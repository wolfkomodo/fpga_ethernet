==> flow/design.v <==
`default_nettype none
module evt_counter
  #(
    parameter MAX_COUNT = 6_000
  )
  ( input wire          clk_in,
    input wire          rst_in,
    input wire          evt_in,
    output logic[15:0]  count_out
  );
  always_ff @(posedge clk_in) begin
    if (rst_in) begin
      count_out <= 16'b0;
    end else begin
      if (evt_in) begin
        count_out <= (count_out == MAX_COUNT - 1) ? 0 : count_out + 1;
      end
    end
  end
endmodule
`default_nettype wire
* Step by step through the tools: evt_counter
The steps from the RTL of evt_counter to its reports follow in flow order.
Line numbers count from 1 in the design file above.
Operators carry their Yosys type and port widths (W data, S select, Z words).
Cell names lack the library's common part.
The mark n/a stands for no value.
- Top :: evt_counter
- Clock :: clk_in
- Standard-cell library :: sky130hd
- Timing corner :: tt_025C_1v80

* Word-level counts
Yosys after proc, flatten, opt, wreduce and memory -nomap, before mapping. Enables and synchronous resets that opt folds into registers are not counted as muxes. Memory bits, and registers merged into a memory's read port (data or address), are not among the register bits. Print and check cells are not counted. Equal cells are merged and count once.
- Mux-type cells :: 1
- Bitwise logic cells :: 0
- Reduce/logical cells :: 0
- Magnitude comparators :: 0
- Div/mod/pow operators :: 0
- Add/sub/neg operators :: 1
- Multiply operators :: 0
- Shifts and indexed selects :: 0
- Equal/unequal tests :: 1
** Operator list (count)
- $add A16 B1 Y16 const B :: 1
- $eq A16 B13 Y1 const B :: 1
- $mux W16 :: 1
- Register bits after elaboration :: 16
- Output and inout bits :: 16
- Memories :: 0
- Word-level cells :: 4
- Memory bits (read-only) :: 0
- Bits in latches :: 0
- Input port bits :: 3
- RAM bits :: 0
- Clocked read ports x word width :: 0

* Longest topological paths
Depth = most cells in a row (Yosys ltp): at word level without a register or memory, in the mapped netlist without a sequential cell, where the memories' decode and read muxes count.
- Word-level depth :: 2
- ABC_AREA :: 0
- Gate-level depth with buffers :: 6
- Depth with buffers taken out :: 5

* After synthesis
The flow's flattened synthesis, as Yosys stat reports it; memories are mapped. The netlist is that of the ABC_AREA named above (0 if unset); the other value can give another one.
Totals and module areas in this step are rounded.
- Flip-flop cells :: 16
- Buffers :: 5
- Chip area (Yosys) :: 793 µm²
- Standard cells after synthesis :: 85
** Cells by type (count)
- dfxtp_1 :: 16
- xor2_1 :: 8
- nor2_1 :: 15
- xnor2_1 :: 6
- nand4_1 :: 7
- buf_6 :: 3
- nand3_1 :: 6
- nor4_1 :: 3
- nand3_4 :: 1
- ha_1 :: 1
- a41o_2 :: 1
- and3_4 :: 1
- and4_4 :: 1
- nand2_1 :: 3
- and4_2 :: 1
- buf_2 :: 2
- mux2i_1 :: 1
- and4_1 :: 1
Not listed: further types 8, cells in them 8.

* Path before layout
Source: OpenSTA report_checks on the synthesized netlist (no wires, ideal clock, input and output delay 20% of the period each), path of least setup slack; recovery checks are left aside. Register names are those of the netlist, which keeps one name where synthesis merged equal registers.
- Path type :: flip-flop to flip-flop
- Start :: register count_out[0]
- End :: register count_out[5]
- Delay of the path :: 1.559 ns
- Library setup time :: 0.064 ns
- Path slack :: 0.521 ns
- Arrival time :: 1.495 ns
- Stages :: 7
- Data required time :: 2.016 ns
- Clock period :: 2.08 ns
- Synthesis period reached :: 1.559 ns
"delay of the path" is the arrival time less input delay plus setup time.
"stages": output pins that drive a net of the path, with the launching flip-flop's if there is one; two outputs of one cell count as two.
"synthesis period reached" = period - worst setup slack (recovery checks aside). The figure is calculated, with input and output delays left at 20% of the set period.
Between the ends stands the longest chain of elaborated cells between them, by number of cells; it is not shown to be the way that was timed. Of several equally long chains one is given.
Each line given opens the expression or statement behind the cell; cells for indexed reads and writes are added by Yosys, which also makes memories of some case tables.
- Cell sequence :: dfxtp_1 -> ha_1 -> and4_2 -> buf_2 -> a41o_2 -> buf_2 -> nor2_1
- Length of the longest elaborated chain :: 2
** RTL lines, path post-synthesis
- start, declared :: line 9 : output logic[15:0]  count_out
- start, assigned :: line 13 : count_out <= 16'b0;
- start, assigned :: line 16 : count_out <= (count_out == MAX_COUNT - 1) ? 0 : count_out + 1;
- $add A16 B1 Y16 :: line 16
- $mux W16 :: line 16
- end, assigned :: line 13
- end, assigned :: line 16
- end, declared :: line 9

* Timing after layout
From the final timing report of job 1: the path of least setup slack in the routed layout; clock arrival at registers is part of the times.
- Path type :: flip-flop to flip-flop
- Start :: register count_out[1]
- End :: register count_out[12]
- Data required time :: 1.39 ns
- Library setup time :: 0.06 ns
- Arrival time :: 1.61 ns
- Clock period :: 1.16 ns
- Path slack :: -0.22 ns
- Stages :: 7
Between the ends stands the longest chain of elaborated cells between them, by number of cells; it is not shown to be the way that was timed. Of several equally long chains one is given.
- Cell sequence :: dfxtp_4 -> ha_4 -> buf_6 -> and4_4 -> nand4_1 -> xor2_1 -> nor2_1
- Length of the longest elaborated chain :: 2
** RTL lines, path post-layout
- start, declared :: line 9 : output logic[15:0]  count_out
- start, assigned :: line 13 : count_out <= 16'b0;
- start, assigned :: line 16 : count_out <= (count_out == MAX_COUNT - 1) ? 0 : count_out + 1;
- $add A16 B1 Y16 :: line 16
- $mux W16 :: line 16
- end, assigned :: line 13
- end, assigned :: line 16
- end, declared :: line 9

Record of 2 stored runs of the RTL-to-layout flow on evt_counter, platform sky130hd. The runs are unordered. Constraints: input delay and output delay 20% of the set period each, output load 0.01 pF.
"reached clock period" = clock period - worst setup slack. The figure is calculated, with input and output delays left at 20% of the set period.
By "critical path time" is meant the share of the clock period that the worst setup path is allowed (20% is reserved at inputs, 20% at outputs), minus its slack. Clock arrival times at its registers enter into it.
"total power after layout" rests on the timing tool's default activity at the inputs, not on a simulated workload.
The measured numbers are rounded.

* Job 1
** Files
==> flow/run.sh <==
#!/bin/bash
# the make line also repeats the synthesis and layout settings of config.mk as NAME=value (left out here)
make -C /OpenROAD-flow-scripts/flow DESIGN_CONFIG=/design/flow/config.mk WORK_HOME=/design/flow/orfs CLKGATE_MAP_FILE= finish
==> flow/config.mk <==
export PLATFORM = sky130hd
export DESIGN_NAME = evt_counter
export DESIGN_NICKNAME = evt_counter
export VERILOG_FILES = /design/flow/design.v
export SDC_FILE = /design/flow/constraint.sdc
export NUM_CORES = 4
export LEC_CHECK = 0
export CAP_MARGIN = 20
export CORE_MARGIN = 2
export CORE_UTILIZATION = 40
export SLEW_MARGIN = 20
==> flow/constraint.sdc <==
create_clock -name core_clock -period 1.16 [get_ports {clk_in}]
set_input_delay 0.2320 -clock core_clock [delete_from_list [all_inputs] [get_ports {clk_in}]]
set_output_delay 0.2320 -clock core_clock [all_outputs]
set_load 0.01 [all_outputs]
** Results
- Post-synthesis cell area :: 793 µm²
- Overall die area :: 2360 µm²
- Standard-cell area of the final layout :: 1430 µm²
- Post-layout utilization :: 0.746
- Worst slack on setup checks :: -0.218 ns
- Final setup TNS :: -2.70 ns
- Worst hold slack :: 0.503 ns
- Total power after layout :: 0.983 mW
- Reached clock period :: 1.378 ns
- Critical path time :: 1.38 ns
- Worst path kind :: flip-flop to flip-flop

* Job 2
** Files
==> flow/run.sh <==
#!/bin/bash
# the make line also repeats the synthesis and layout settings of config.mk as NAME=value (left out here)
make -C /OpenROAD-flow-scripts/flow DESIGN_CONFIG=/design/flow/config.mk WORK_HOME=/design/flow/orfs CLKGATE_MAP_FILE= finish
==> flow/config.mk <==
export PLATFORM = sky130hd
export DESIGN_NAME = evt_counter
export DESIGN_NICKNAME = evt_counter
export VERILOG_FILES = /design/flow/design.v
export SDC_FILE = /design/flow/constraint.sdc
export NUM_CORES = 4
export LEC_CHECK = 0
export ABC_AREA = 1
export CAP_MARGIN = 20
export CORE_MARGIN = 2
export CORE_UTILIZATION = 32
export CTS_CLUSTER_DIAMETER = 50
export GPL_TIMING_DRIVEN = 1
export MIN_ROUTING_LAYER = met1
export SETUP_SLACK_MARGIN = 0.04
export SLEW_MARGIN = 20
export TNS_END_PERCENT = 40
==> flow/constraint.sdc <==
create_clock -name core_clock -period 1.23 [get_ports {clk_in}]
set_input_delay 0.2460 -clock core_clock [delete_from_list [all_inputs] [get_ports {clk_in}]]
set_output_delay 0.2460 -clock core_clock [all_outputs]
set_load 0.01 [all_outputs]
** Results
- Post-synthesis cell area :: 941 µm²
- Overall die area :: 3390 µm²
- Standard-cell area of the final layout :: 1360 µm²
- Post-layout utilization :: 0.489
- Worst slack on setup checks :: -0.014 ns
- Final setup TNS :: -0.049 ns
- Worst hold slack :: 0.513 ns
- Total power after layout :: 0.976 mW
- Reached clock period :: 1.244 ns
- Critical path time :: 1.24 ns
- Worst path kind :: flip-flop to flip-flop
